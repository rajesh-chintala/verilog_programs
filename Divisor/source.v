==> flow/design.v <==
`timescale 1ns / 1ps
module PIPO (
    output reg [15:0] dout,
    input  [15:0] din,
    input  ld, clr, clk
);
always @(posedge clk) begin
    if (clr)
        dout <= 16'b0;
    else if (ld)
        dout <= din;
end
endmodule
module compare (
  input  [15:0] in1, in2,
    output reg lt, gt, eq
);
always @(*) begin
    if (in1 > in2) begin
        gt = 1'b1; lt = 1'b0; eq = 1'b0;
    end
    else if (in1 < in2) begin
        gt = 1'b0; lt = 1'b1; eq = 1'b0;
    end
    else begin
        gt = 1'b0; lt = 1'b0; eq = 1'b1;
    end
end
endmodule
module mux (
  input  [15:0] in1, in2,
    input  sel,
    output [15:0] out
);
assign out = sel ? in2 : in1;
endmodule
module sub (
    input  [15:0] in1, in2,
    output [15:0] out
);
assign out = in1 - in2;
endmodule
module cntrup (
    output reg [15:0] dout,
    input  [15:0] din,
    input  ldc,  clk,  inc
);
always @( posedge clk) begin
    if (ldc)
        dout <= din;
    else if (inc)
        dout <= dout + 1;
end
endmodule
module division (
    input  ldp, ldb, lda, ldc, inc, sel, clk, 
    input  [15:0] data_in,
    output lt, gt, eq,
    output [15:0] mux_out, cout
);
wire [15:0] dividend, divisor, acc, sub_out, bus;
assign bus = data_in;
PIPO reg_divisor (divisor, bus, ldb, 1'b0, clk);
PIPO reg_dividend(dividend, bus, ldp, 1'b0, clk);
mux multipler(dividend, sub_out, sel, mux_out);
PIPO reg_acc     (acc, mux_out, lda, 1'b0, clk);
compare cmp (acc, divisor, lt, gt, eq);
sub s1 (acc, divisor, sub_out);
cntrup quotient (cout, 16'b0, ldc, clk, inc);
endmodule
module controlpathD1 (
    input  lt,  gt,  eq,  start,  clk, 
    output reg  ldp, ldb,  lda, ldc, inc, sel, done
);
reg [2:0] state;
parameter s0 = 3'd0,
          s1 = 3'd1,
          s2 = 3'd2,
          s3 = 3'd3,
          s4 = 3'd4,
          s5 = 3'd5,
          s6 = 3'd6;
always @(posedge clk) begin
    case (state)
        s0: if (start) state <= s1;
        s1: state <= s2;
        s2: state <= s3;
        s3: state <= (~lt)? s4: s6;
        s4: state <= s5;
        s5: state <= s3;
        s6: state <= s6;
        default: state <= s0;
    endcase
end
always @(*) begin
    {ldb, lda, ldp, ldc, inc, sel, done} = 7'b0;
    case (state)
        s0: ldc = 1;
        s1: ldp = 1;
        s2: begin ldb = 1; lda = 1; end
        s4: begin lda = 1; sel =1; inc = 1; end
        s6: begin done = 1; end
    endcase
end
endmodule
## Reports on division

The steps from the RTL of division to its reports follow in flow order.
Lines are those of the file above, counted from 1.
Operators carry their Yosys type and port widths (W data, S select, Z words).
Library cell names are shortened.
Not given: -

| set-up | value |
|---|---|
| design top | division |
| clock input | clk |
| cell library | sky130hd |
| timing corner | tt_025C_1v80 |

## Word level

Source: Yosys, flattened and elaborated, memories not mapped. Widths are those after wreduce; folded enables and synchronous resets count as part of the registers. Registers that Yosys merges into a memory's read port (data or address) are not register bits. Print and check cells do not count. Equal cells are merged and count once.

| cells by class | value |
|---|---|
| muxes and demuxes | 6 |
| add/subtract/negate cells | 2 |
| order comparisons | 2 |

Operators by type and width:

| operator | count |
|---|---|
| $add A16 B1 Y16 const B | 1 |
| $sub A16 B16 Y16 | 1 |
| $gt A16 B16 Y1 | 1 |
| $lt A16 B16 Y1 | 1 |
| $mux W16 | 1 |
| $mux W1 | 5 |

| bit counts | value |
|---|---|
| output and inout bits | 35 |
| register bits | 64 |

## Logic depth

Depth = most cells in a row (Yosys ltp): at word level without a register or memory, in the mapped netlist without a sequential cell, where the memories' decode and read muxes count.

| logic depth | value |
|---|---|
| depth in word-level cells | 3 |
| ABC_AREA | 0 |
| mapped depth | 9 |
| gate-level depth less buffers | 9 |

## After synthesis

Source: synth_stat.txt of the flow (Yosys; design flattened, memories mapped). It holds for the ABC_AREA given above (unset counts as 0); a run with the other value may have another netlist.

| mapped netlist | value |
|---|---|
| synthesis area | 3180.6 µm² |
| sequential part of the area | 1761.7 µm² |
| buffers | 10 |
| cell count | 289 |
| mapped flip-flops | 64 |

Cells by type:

| cell type | count | area in all (µm²) |
|---|---|---|
| edfxtp_1 | 48 | 1.44E+03 |
| dfxtp_1 | 16 | 320.307 |
| ha_1 | 17 | 212.704 |
| xor2_1 | 13 | 113.859 |
| nand2_1 | 28 | 105.101 |
| nor2_1 | 27 | 101.347 |
| a21oi_1 | 20 | 100.096 |
| o21ai_0 | 15 | 75.072 |
| inv_1 | 19 | 71.318 |
| nand4_1 | 8 | 50.048 |
| a21o_1 | 6 | 45.043 |
| xnor2_1 | 5 | 43.792 |
| o21a_1 | 5 | 37.536 |
| nand3_1 | 7 | 35.034 |
| mux2_2 | 3 | 33.782 |
| mux2i_1 | 3 | 30.029 |
| o31ai_1 | 4 | 30.029 |
| or3_1 | 4 | 25.024 |

Other cell types: 25; their cells: 41.
By module: a second synthesis without flattening, with its own total; a netlist apart from the flattened one above.

| second synthesis, totals | value |
|---|---|
| cells (unflattened synthesis) | 454 |
| area (unflattened synthesis) | 4252.8 µm² |

Each row is one instance without its submodules.

By module:

| module | times used | cells | area (µm²) |
|---|---|---|---|
| PIPO | 3 | 52 | 580.6 |
| cntrup | 1 | 89 | 970.9 |
| sub | 1 | 130 | 852.1 |
| compare | 1 | 60 | 435.4 |
| mux | 1 | 18 | 249.0 |
| division | 1 | 1 | 3.8 |

## Timing after synthesis

Source: OpenSTA report_checks on the synthesized netlist (no wires, ideal clock, input and output delay 20% of the period each), path of least setup slack; recovery checks are left aside. Register names are those of the netlist, which keeps one name where synthesis merged equal registers.

| timing after synthesis | value |
|---|---|
| path kind | reg-to-output |
| start | reg reg_acc.dout[8] |
| end | out mux_out[15] |
| clock period | 3740 ps |
| external output delay | 748 ps |
| stages on the path | 8 |
| setup slack | 1057 ps |
| data arrival time | 1935 ps |
| delay of the path | 1935 ps |
| synthesis period reached | 2683 ps |

"delay of the path" = arrival - input delay + setup time.
A path that ends at an output port has no setup time.
"stages on the path": output pins that drive a net of the path, with the launching flip-flop's if there is one; two outputs of one cell count as two.
"synthesis period reached" is the clock period less the worst setup slack; recovery checks do not enter. This is arithmetic on one report: input and output delays are still those of the set period (20% each).
Between the ends stands the longest chain of elaborated cells between them, by number of cells; it is not shown to be the way that was timed. Of several equally long chains one is given.
A line is the first line of the expression or statement that the cell stems from. Yosys adds cells for indexed reads and writes and turns some case tables into memories.

| on the way, after synthesis | value |
|---|---|
| cell sequence | edfxtp_1 ha_1 a21oi_1 o21ai_0 a31oi_1 o21ai_0 o21a_1 o31ai_1 |
| length of the longest elaborated chain | 2 |

RTL lines, path after synthesis:

| element | line | source |
|---|---|---|
| start, declared | 3 | `output reg [15:0] dout,` |
| start, assigned | 9 | `dout <= 16'b0;` |
| start, assigned | 11 | `dout <= din;` |
| $sub A16 B16 Y16 | 41 | `assign out = in1 - in2;` |
| $mux W16 | 35 | `assign out = sel ? in2 : in1;` |
| end, declared | 59 | `output [15:0] mux_out, cout` |

## Worst path after layout

From the final timing report of flow run 2: the path of least setup slack in the routed layout; clock arrival at registers is part of the times.
The path's times are printed in steps of 10 ps; the period is the one set.

| timing post-layout | value |
|---|---|
| path kind | reg-to-output |
| start | reg reg_divisor.dout[1] |
| end | out eq |
| stages on the path | 12 |
| clock period | 2080 ps |
| data arrival time | 2480 ps |
| setup slack | -820 ps |
| external output delay | 420 ps |

Between the ends stands the longest chain of elaborated cells between them, by number of cells; it is not shown to be the way that was timed. Of several equally long chains one is given.

| on the way, post-layout | value |
|---|---|
| cell sequence | edfxtp_1 buf_4 fa_2 and2b_2 o21bai_4 a21oi_2 a311oi_2 o21a_2 buf_6 buf_6 nor2b_4 buf_6 |
| length of the longest elaborated chain | 3 |

RTL lines, path post-layout:

| element | line | source |
|---|---|---|
| start, declared | 3 | `output reg [15:0] dout,` |
| start, assigned | 9 | `dout <= 16'b0;` |
| start, assigned | 11 | `dout <= din;` |
| $lt A16 B16 Y1 | 22 | `else if (in1 < in2) begin` |
| $mux W1 | 22 |  |
| $mux W1 | 19 | `if (in1 > in2) begin` |
| end, declared | 58 | `output lt, gt, eq,` |

Ticket comment

Record of 2 stored runs of the RTL-to-layout flow on division, platform sky130hd. The runs are unordered. Constraints: input delay and output delay 20% of the set period each, output load 0.01 pF.
"period achieved" is the run's clock period less its worst setup slack. It is reckoned from that one timing run; input and output delays stay at 20% of the period that was set.
By "worst setup path time" is meant the share of the clock period that the worst setup path is allowed (20% is reserved at inputs, 20% at outputs), minus its slack. Clock arrival times at its registers enter into it.
By "total power of the final layout" is meant OpenSTA's value without simulated activity: inputs other than the clock are taken to toggle once in ten clock periods, and the tool carries that through the logic.
"worst setup path time" is known to 10 ps.

#### Flow run 1

| setting | value |
|---|---|
| period_ns | `4.16` |
| CORE_UTILIZATION | `67` |
| CORE_ASPECT_RATIO | `1.51` |
| CELL_PAD_IN_SITES_DETAIL_PLACEMENT | `1` |
| ABC_AREA | `0` |
| CTS_CLUSTER_DIAMETER | `173` |
| CAP_MARGIN | `20` |
| MAX_ROUTING_LAYER | `met5` |
| CORE_MARGIN | `2` |
| SLEW_MARGIN | `20` |

Incomplete, placement halted on DPL-0033.

#### Flow run 2

| setting | value |
|---|---|
| period_ns | `2.08` |
| CORE_UTILIZATION | `41` |
| SETUP_SLACK_MARGIN | `0.27` |
| CELL_PAD_IN_SITES_GLOBAL_PLACEMENT | `3` |
| TNS_END_PERCENT | `80` |
| GPL_TIMING_DRIVEN | `1` |
| GPL_ROUTABILITY_DRIVEN | `0` |
| CTS_CLUSTER_DIAMETER | `283` |
| CAP_MARGIN | `5` |
| CORE_MARGIN | `2` |
| SLEW_MARGIN | `20` |

| result | value |
|---|---|
| total power of the final layout | 4112 uW |
| utilization after routing | 65.0% |
| netlist area reported by Yosys | 3180.6 µm² |
| period achieved | 2895 ps |
| total negative setup slack | -11557 ps |
| standard-cell area after routing | 4942.2 µm² |
| die area | 8477.8 µm² |
| worst setup path time | 2480 ps |
| kind of the worst setup path | reg-to-output |
| worst setup slack after layout | -815 ps |
| worst hold slack in the final report | 489 ps |
