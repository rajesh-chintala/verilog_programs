==> flow/design.v <==
`timescale 1ns / 1ps
module stage(
input clk,reset,
input wire [3:0] i,
input wire signed [19:0]a,x,y,z,t, 
input sign,    
output reg  signed [19:0]xn,yn,zn,tn,
output reg sign_out
);
wire dn;
assign dn = (y<t) ? 1'b1 : 1'b0;
always@(posedge clk or negedge reset) begin
if(!reset) begin
xn <= 0;
yn <= 0;
zn <= 0;
tn <= 0;
sign_out <= 0;
end else begin
xn <= (dn) ? (x -( y>>i)) : (x +( y>>i));
yn <= (dn) ? (y + (x>>i)) : (y - (x>>i));
zn <= (dn) ? (z + a) : (z - a) ;
tn <= t + (t>>(i*2 + 1));
sign_out <= sign;
end
end
endmodule
Tool chain data of stage --
Tool output for the design above, in the order of the flow. Line numbers count from 1 in the design file above. Operators carry their Yosys type and port widths (W data, S select, Z words). Cell names lack the library's common part. Not given: -
Design: design top stage, clock port clk, standard-cell library sky130hd, timing corner tt_025C_1v80

Elaborated design --
Counts by Yosys on the flattened word-level netlist (proc, flatten, opt, wreduce; memories kept). Register bits leave out memories and registers merged into their read ports (data or address); mux counts leave out enables and synchronous resets folded into registers. Print and check cells are left out. Cells with the same type and inputs are merged into one.
Word-level totals: register bits 81, input bits 107, output and inout port bits 81, cells after elaboration 21
Operators by class: add/subtract/negate cells 8, order comparisons 1, shifts and indexed selects 3, mux-type cells 4
Operators with widths (number):
- $add A20 B20 Y20 | 4
- $sub A20 B20 Y20 | 3
- $mux W20 | 3
- $shr A20 B4 Y20 | 2
- $lt A20 B20 Y1 | 1
- $shr A20 B6 Y20 | 1
- $add A5 B1 Y6 const B | 1
- $mux W1 | 1

Longest topological paths --
Longest topological path by Yosys (ltp), each cell counted once; first at word level (registers and memories cut), then after technology mapping (sequential cells cut; the memories' decode and read muxes count).
Logic depth: word-level depth 3, ABC_AREA 1, mapped depth 28, mapped depth without buffers 27

Synthesis result --
The flow's flattened synthesis, as Yosys stat reports it; memories are mapped. The netlist is that of the ABC_AREA named above (0 if unset); the other value can give another one.
Cell types:
- dfrtp_1 | number 81, area in all 2.03E+03 µm²
- nand2_1 | number 381, area in all 1.43E+03 µm²
- ha_1 | number 98, area in all 1.23E+03 µm²
- nand3_1 | number 183, area in all 915.878 µm²
- xor2_1 | number 98, area in all 858.323 µm²
- inv_1 | number 148, area in all 555.533 µm²
- a21oi_1 | number 94, area in all 470.451 µm²
- o21ai_0 | number 81, area in all 405.389 µm²
- nor2_1 | number 107, area in all 401.635 µm²
- xnor2_1 | number 21, area in all 183.926 µm²
- nand2_2 | number 26, area in all 162.656 µm²
- buf_2 | number 25, area in all 125.12 µm²
- nand4_1 | number 14, area in all 87.584 µm²
- a21oi_4 | number 5, area in all 81.328 µm²
- fa_1 | number 4, area in all 80.077 µm²
- nand3_2 | number 8, area in all 80.077 µm²
- nor3_1 | number 15, area in all 75.072 µm²
- nor2_2 | number 11, area in all 68.816 µm²
Other cell types: 31; their cells: 96.
Synthesis totals: standard cells after synthesis 1496, synthesis area 9924.5 µm², sequential area 2026.9 µm², mapped flip-flops 81, buffers 42

Path before layout --
OpenSTA on the mapped netlist: ideal clock, no wires. The path of least setup slack (recovery checks aside). Input and output delay are each 20% of the period. Register names are those of the netlist, which keeps one name where synthesis merged equal registers.
Path after synthesis: path kind input to register, from input t[19], to register xn[16], period 10700 ps, external input delay 2140 ps, library setup time 131 ps, time at the first pin 2140 ps, arrival time 5214 ps, required time 10569 ps, setup slack 5355 ps, path delay 3205 ps, stages 23, buffers on the path 1, period reached after synthesis 5345 ps
"path delay" is the arrival time less input delay plus setup time. "stages" counts driving pins, that of a launching flip-flop among them; a cell with two outputs on the path counts twice. "period reached after synthesis" = period - worst setup slack (recovery checks aside). The figure is calculated, with input and output delays left at 20% of the set period. Between the ends stands the longest chain of elaborated cells between them, by number of cells; it is not shown to be the way that was timed. Of several equally long chains one is given. Each line given opens the expression or statement behind the cell; cells for indexed reads and writes are added by Yosys, which also makes memories of some case tables.
On the way, after synthesis: path through inv_1 > ha_1 > nand2_1 > inv_1 > nand3_1 > nor2_1 > nand3b_1 > nand3_1 > nand2_1 > nand2_2 > clkbuf_1 > nand2_1 > xor2_1 > ha_1 > a21oi_1 > nand2_1 > nand2_1 > nand2_1 > a21oi_1 > o21ai_0 > a21oi_1 > o21ai_0 > xor2_1, cells in the longest elaborated chain 3, elaborated cells between the ends (all ways) 3, source lines of those cells 2, classes of those cells compare (1); mux (2)
Ends and longest elaborated chain, after synthesis:
- from (decl) | line 5 | input wire signed [19:0]a,x,y,z,t,
- $lt A20 B20 Y1 | line 11 | assign dn = (y<t) ? 1'b1 : 1'b0;
- $mux W1 | line 11
- $mux W20 | line 20 | xn <= (dn) ? (x -( y>>i)) : (x +( y>>i));
- to (assign) | line 14 | xn <= 0;
- to (assign) | line 20
- to (decl) | line 7 | output reg  signed [19:0]xn,yn,zn,tn,

Timing after layout --
From the final timing report of job 1: the path of least setup slack in the routed layout; clock arrival at registers is part of the times. The report prints the path's times to 10 ps; the period is as set.
Path post-layout: path kind input to register, from input y[11], to register xn[16], period 8610 ps, external input delay 1720 ps, library setup time 120 ps, time at the first pin 1720 ps, arrival time 6790 ps, required time 8870 ps, setup slack 2090 ps, stages 22, buffers on the path 2
Between the ends stands the longest chain of elaborated cells between them, by number of cells; it is not shown to be the way that was timed. Of several equally long chains one is given.
On the way, post-layout: path through clkdlybuf4s50_1 > ha_1 > nand2_1 > nor2_1 > nand4_1 > nand3b_1 > nand3_1 > nand2_1 > nand2_2 > clkbuf_1 > nand2_1 > xor2_1 > ha_1 > a21oi_1 > nand2_1 > nand2_1 > nand2_1 > a21oi_1 > o21ai_0 > a21oi_1 > o21ai_0 > xor2_1, cells in the longest elaborated chain 3, elaborated cells between the ends (all ways) 6, source lines of those cells 2, classes of those cells add/sub (2); compare (1); shift (1); mux (2)
Ends and longest elaborated chain, post-layout:
- from (decl) | line 5 | input wire signed [19:0]a,x,y,z,t,
- $shr A20 B4 Y20 | line 20 | xn <= (dn) ? (x -( y>>i)) : (x +( y>>i));
- $add A20 B20 Y20 | line 20
- $mux W20 | line 20
- to (assign) | line 14 | xn <= 0;
- to (assign) | line 20
- to (decl) | line 7 | output reg  signed [19:0]xn,yn,zn,tn,

--- measured runs ---
Settings and measured results of 2 stored flow runs for module stage (sky130hd), not sorted in any way. The constraints put input and output delay at 20% of the set period each and load the outputs with 0.01 pF.
"achieved clock period": clock period set for the run, less the worst setup slack. It is reckoned from that one timing run; input and output delays stay at 20% of the period that was set.
"time on the worst setup path": the worst setup path's part of the clock period (all of it between registers, 20% less for each end at a port) less its slack. A launch clock that arrives late makes it longer, a capture clock that arrives late makes it shorter.
"total power after layout" is the tool's figure for a default switching activity; nothing was simulated.
"time on the worst setup path" is given in steps of 10 ps.

* Job 1 | settings: period_ns 8.61; CORE_UTILIZATION 17; PLACE_DENSITY_LB_ADDON 0.22; HOLD_SLACK_MARGIN 0.07; CORE_MARGIN 4; ABC_AREA 1; GPL_TIMING_DRIVEN 0; GPL_ROUTABILITY_DRIVEN 0; SLEW_MARGIN 15; MIN_ROUTING_LAYER met2; CAP_MARGIN 20 | results: time on the worst setup path 4800 ps; critical path type input to register; overall die area 62310.1 µm²; achieved clock period 6524 ps; worst setup slack after layout 2086 ps; utilization after routing 22.7 %; synthesized cell area 9924.5 µm²; total power after layout 2.597 mW
* Job 2 | settings: period_ns 3.64; CORE_UTILIZATION 30; PLACE_DENSITY_LB_ADDON 0.04; HOLD_SLACK_MARGIN 0.15; CORE_MARGIN 5; CELL_PAD_IN_SITES_GLOBAL_PLACEMENT 0; CELL_PAD_IN_SITES_DETAIL_PLACEMENT 0; ABC_AREA 1; CTS_CLUSTER_SIZE 76; CAP_MARGIN 35; SLEW_MARGIN 20 | results: time on the worst setup path 2870 ps; critical path type input to register; overall die area 36819.9 µm²; achieved clock period 3600 ps; worst setup slack after layout 40 ps; utilization after routing 55.0 %; synthesized cell area 9924.5 µm²; total power after layout 7.728 mW
--- end ---
